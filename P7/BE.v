==> flow/design.v <==
`timescale 1ns / 1ps
`timescale 1ns / 1ps
module TC(
    input clk,
    input reset,
    input [31:2] Addr,
    input WE,
    input [31:0] Din,
    output [31:0] Dout,
    output IRQ
    );
	reg [1:0] state;
	reg [31:0] mem [2:0];
	reg _IRQ;
	assign IRQ = mem[0][3] & _IRQ;
	assign Dout = mem[Addr[3:2]];
	wire [31:0] load = Addr[3:2] == 0 ? {28'h0, Din[3:0]} : Din;
	integer i;
	always @(posedge clk) begin
		if(reset) begin
			state <= 0; 
			for(i = 0; i < 3; i = i+1) mem[i] <= 0;
			_IRQ <= 0;
		end
		else if(WE) begin
			mem[Addr[3:2]] <= load;
		end
		else begin
			case(state)
				2'b00 : if(mem[0][0]) begin
					state <= 2'b01;
					_IRQ <= 1'b0;
				end
				2'b01 : begin
					mem[2] <= mem[1];
					state <= 2'b10;
				end
				2'b10  : 
					if(mem[0][0]) begin
						if(mem[2] > 1) mem[2] <= mem[2]-1;
						else begin
							mem[2] <= 0;
							state <= 2'b11;
							_IRQ <= 1'b1;
						end
					end
					else state <= 2'b00;
				default : begin
					if(mem[0][2:1] == 2'b00) mem[0][0] <= 1'b0;
					else _IRQ <= 1'b0;
					state <= 2'b00;
				end
			endcase
		end
	end
endmodule
module BE(
    input clk,
    input reset,
    input [31:0] VAdd,
    input [3 :0] CPUByteEn,
    input [31:0] WD,
    input [31:0] DMout,
    output [31:0] DMAdd,
    output [31:0] TC1Add,
    output [31:0] TC2Add,
    output [3:0] DMByteEn,
    output TC1WE,
    output TC2WE,
    output [31:0] BEOut,
    output [1:0] HWInt_BE
);
    assign DMAdd = (|DMByteEn) ? VAdd : 0;
    assign TC1Add = (VAdd >= 32'h0000_7f00 && VAdd <= 32'h0000_7f0b) ? {VAdd[31:2],2'b0} : 0;
    assign TC2Add = (VAdd >= 32'h0000_7f10 && VAdd <= 32'h0000_7f1b) ? {VAdd[31:2],2'b0} : 0;
    assign HWInt_BE = {IRQ2, IRQ1};
    assign DMByteEn = (VAdd < 32'h3000) ? CPUByteEn : 0;
    assign TC1WE = (&CPUByteEn && VAdd >= 32'h0000_7f00 && VAdd <= 32'h0000_7f0b);
    assign TC2WE = (&CPUByteEn && VAdd >= 32'h0000_7f10 && VAdd <= 32'h0000_7f1b);
    wire [31:0] TC1Out, TC2Out;
    assign BEOut = (VAdd < 32'h3000)                                ? DMout :
                   (VAdd >= 32'h0000_7f00 && VAdd <= 32'h0000_7f0b) ? TC1Out:
                   (VAdd >= 32'h0000_7f10 && VAdd <= 32'h0000_7f1b) ? TC2Out:
                   0;
    TC TC1(
        .clk(clk),
        .reset(reset),
        .Addr(VAdd[31:2]),
        .WE(TC1WE),
        .Din(WD),
        .Dout(TC1Out),
        .IRQ(IRQ1)
    );
    TC TC2(
        .clk(clk),
        .reset(reset),
        .Addr(VAdd[31:2]),
        .WE(TC2WE),
        .Din(WD),
        .Dout(TC2Out),
        .IRQ(IRQ2)
    );
endmodule
# ---- Step by step through the tools: BE
# What the tools print for BE, step after step.
# Lines are those of the file above, counted from 1.
# Cell names lack the library's common part.
# Not given: -
dict set report setup {
  design {BE}
  clk_port {clk}
  library {sky130hd}
  corner {tt_025C_1v80}
}

# ---- Elaborated design
# Source: Yosys, flattened and elaborated, memories not mapped. Widths are those after wreduce. Registers that Yosys merges into a memory's read port (data or address) are not register bits. Print and check cells do not count. Equal cells are merged and count once.
# Memory sizes are those after Yosys's memory passes, which may raise the word count (mostly to a power of two), join words into wider ones and drop unused or constant bits.
dict set report bits {
  regBits 6
  ram_bits 256
  mem_count 2
  out_inout_bits 136
  wordCells 175
}
dict set report op_classes {
  addsub 2
  compare 7
  equal 14
  mux 113
  n_logic 10
  n_reduce_logical 23
}
# name words width line
set memory_table {}
lappend memory_table {TC1.mem 4 32 13} ;# reg [31:0] mem [2:0];
lappend memory_table {TC2.mem 4 32 13}
# operator count
set op_table {}
lappend op_table {{two-way mux 32 bit} 43}
lappend op_table {{OR reduction 32 bit} 4}
lappend op_table {{subtractor 32 x 1 -> 32 bit (second input constant)} 2}
lappend op_table {{> comparator 32 x 1 -> 1 bit (second input constant)} 2}
lappend op_table {{>= comparator 32 x 15 -> 1 bit (second input constant)} 2}
lappend op_table {{less-or-equal comparator 32 x 15 -> 1 bit (second input constant)} 2}
lappend op_table {{two-way mux 1 bit} 49}
lappend op_table {{less-than comparator 32 x 14 -> 1 bit (second input constant)} 1}
lappend op_table {{two-way mux 2 bit} 16}
lappend op_table {{!= test 3 bit (second input constant)} 4}
lappend op_table {{AND reduction 6 bit} 2}
lappend op_table {{case mux 2 bit (select 3 bit)} 2}
lappend op_table {{logical NOT 2 bit} 5}
lappend op_table {{!= test 2 x 1 -> 1 bit (second input constant)} 4}
lappend op_table {{logical AND 1 bit} 6}
lappend op_table {{AND reduction 3 bit} 2}
lappend op_table {{OR reduction 3 bit} 2}
lappend op_table {{case mux 1 bit (select 3 bit)} 2}
lappend op_table {{OR 1 bit} 4}
lappend op_table {{inverter 1 bit} 4}
lappend op_table {{equality test 2 x 1 -> 1 bit (second input constant)} 2}
lappend op_table {{equality test 2 bit (second input constant)} 2}
lappend op_table {{!= test 2 bit (second input constant)} 2}
lappend op_table {{AND reduction 4 bit} 1}
lappend op_table {{OR reduction 4 bit} 1}
lappend op_table {{two-way mux 4 bit} 1}
lappend op_table {{AND 1 bit} 2}

# ---- Longest topological paths
# Depth = most cells in a row (Yosys ltp): at word level without a register or memory, in the mapped netlist without a sequential cell, where the memories' decode and read muxes count.
dict set report depth {
  depth_word 11
  ABC_AREA 0
  depth_mapped 10
}

# ---- Mapped cells and area
# Yosys stat after the flow's synthesis: flattened, memories mapped to cells. It holds for the ABC_AREA given above (unset counts as 0); a run with the other value may have another netlist.
# type count
set by_type {}
lappend by_type {edfxtp_1 256}
lappend by_type {mux4_2 63}
lappend by_type {nor2_1 215}
lappend by_type {buf_4 65}
lappend by_type {nand2_1 113}
lappend by_type {xor2_1 42}
lappend by_type {mux2i_1 32}
lappend by_type {o21ai_0 63}
lappend by_type {nor3_1 48}
lappend by_type {clkbuf_1 56}
lappend by_type {and2_1 33}
lappend by_type {dfxtp_1 10}
lappend by_type {nor4_1 29}
lappend by_type {o2bb2ai_1 18}
lappend by_type {o32a_1 13}
lappend by_type {inv_1 29}
lappend by_type {xnor2_1 12}
lappend by_type {a21oi_1 19}
# Not listed: further types 59, cells in them 190.
dict set report mapped {
  mapped_cells 1306
  synth_area_um2 15018.2
  seq_area_um2 7887.6
  flip_flops 266
  buf_cells 142
}
# The figures by module come from a second, unflattened synthesis with its own total; it is not the netlist above.
dict set report hier_totals {
  cells_unflattened 1444
  hier_area_um2 15865.2
}
# Rows give one instance, submodules left out.
# module n_inst n_cells mod_area_um2 mod_seq_area_um2
set modules {}
lappend modules {TC 2 582 7025.5 3943.8}
lappend modules {BE 1 280 1814.2 0.0}

# ---- Timing after synthesis
# Path of least setup slack by OpenSTA after synthesis, without wires, with an ideal clock, recovery checks aside; 20% of the period is set as input and as output delay. Where synthesis merged equal registers, the netlist keeps one of their names.
dict set report synth_path {
  kind {input to output}
  from {input port VAdd[18]}
  to {output port DMAdd[10]}
  tclk_ps 7440
  out_delay_ps 1488
  launch_ps 1488
  arrival_ps 3486
  t_required_ps 5952
  path_slack_ps 2466
  delay_ps 1998
  driving_pins 6
  n_path_buf 2
  synth_period_reached_ps 4974
}
# "delay_ps" = arrival - input delay + setup time.
# A path that ends at an output port has no setup time.
# "driving_pins" counts driving pins, that of a launching flip-flop among them; a cell with two outputs on the path counts twice.
# "synth_period_reached_ps" is the clock period less the worst setup slack; recovery checks do not enter. This is arithmetic on one report: input and output delays are still those of the set period (20% each).
# The rows between start and end are the longest chain of elaborated cells between them; the timing report does not say that the signal goes this way. Where chains are equally long, one stands for them.
# A line is the first line of the expression or statement that the cell stems from. Yosys adds cells for indexed reads and writes and turns some case tables into memories.
dict set report synth_between {
  cell_sequence {or3_1 -> clkbuf_1 -> nor4b_1 -> o41a_1 -> clkbuf_1 -> and2_1}
  elab_chain_len 4
  cone_cells 4
}
# element line
set synth_lines {}
lappend synth_lines {{start, declared} 60} ;# input [31:0] VAdd,
lappend synth_lines {{less-than comparator 32 x 14 -> 1 bit} 77} ;# assign DMByteEn = (VAdd < 32'h3000) ? CPUByteEn : 0;
lappend synth_lines {{two-way mux 4 bit} 77}
lappend synth_lines {{OR reduction 4 bit} 73} ;# assign DMAdd = (|DMByteEn) ? VAdd : 0;
lappend synth_lines {{two-way mux 32 bit} 73}
lappend synth_lines {{end, declared} 64} ;# output [31:0] DMAdd,

# ---- Path in the finished layout
# Path of least setup slack in the final report of job 1 (OpenROAD, finished layout, wires in). Where an end is a register, its clock arrival counts in the times.
# The path's times are printed in steps of 10 ps; the period is the one set.
dict set report layout_path {
  kind {input to output}
  from {input port VAdd[5]}
  to {output port TC2WE}
  tclk_ps 4760
  out_delay_ps 950
  launch_ps 950
  arrival_ps 2850
  t_required_ps 3810
  path_slack_ps 960
  driving_pins 9
  n_path_buf 5
}
# The rows between start and end are the longest chain of elaborated cells between them; the timing report does not say that the signal goes this way. Where chains are equally long, one stands for them.
dict set report layout_between {
  cell_sequence {buf_6 -> nand4b_1 -> a2111o_1 -> a2111o_2 -> buf_6 -> buf_8 -> buf_6 -> nor3_4 -> buf_2}
  elab_chain_len 3
  cone_cells 4
}
# element line
set layout_lines {}
lappend layout_lines {{start, declared} 60} ;# input [31:0] VAdd,
lappend layout_lines {{>= comparator 32 x 15 -> 1 bit} 79} ;# assign TC2WE = (&CPUByteEn && VAdd >= 32'h0000_7f10 && VAdd <= 32'h0000_7f1b);
lappend layout_lines {{logical AND 1 bit x2} 79}
lappend layout_lines {{end, declared} 69} ;# output TC2WE,

# Measured results for BE: 2 stored runs of the Yosys and OpenROAD flow on sky130hd. The settings differ; the order carries no meaning. The constraints put input and output delay at 20% of the set period each and load the outputs with 0.01 pF.
# "achieved_clock_period_ps" = clock period - worst setup slack. The figure is calculated, with input and output delays left at 20% of the set period.
# By "worst_path_allowed_less_slack_ps" is meant the share of the clock period that the worst setup path is allowed (20% is reserved at inputs, 20% at outputs), minus its slack. Clock arrival times at its registers enter into it.
# By "design_power_w" is meant OpenSTA's value without simulated activity: inputs other than the clock are taken to toggle once in ten clock periods, and the tool carries that through the logic.
# "worst_path_allowed_less_slack_ps" is given in steps of 10 ps.
run="job 1" settings period_ns=4.76 SETUP_SLACK_MARGIN=1.41 CAP_MARGIN=20 CORE_MARGIN=2 CORE_UTILIZATION=40 SLEW_MARGIN=20
run="job 1" results design_die_area_um2=39111.0 tns_ps=0 worst_path_allowed_less_slack_ps=1900 critical_path_kind="input to output" fin_util_frac=0.531 worst_hold_slack_ps=492 setup_ws_ps=959 final_stdcell_area_um2=19542.5 achieved_clock_period_ps=3801 synth_chip_area_um2=15018.2 design_power_w=0.005825
run="job 2" settings period_ns=6.42 CORE_UTILIZATION=24 SETUP_SLACK_MARGIN=0.92 PLACE_DENSITY=0.87 CELL_PAD_IN_SITES_GLOBAL_PLACEMENT=3 CELL_PAD_IN_SITES_DETAIL_PLACEMENT=2 TNS_END_PERCENT=100 GPL_TIMING_DRIVEN=0 CTS_CLUSTER_SIZE=61 SLEW_MARGIN=0 MAX_ROUTING_LAYER="met4" CAP_MARGIN=20 CORE_MARGIN=2
run="job 2" results design_die_area_um2=64592.2 tns_ps=0 worst_path_allowed_less_slack_ps=2820 critical_path_kind="input to output" fin_util_frac=0.319 worst_hold_slack_ps=506 setup_ws_ps=1034 final_stdcell_area_um2=19747.7 achieved_clock_period_ps=5386 synth_chip_area_um2=15018.2 design_power_w=0.00428
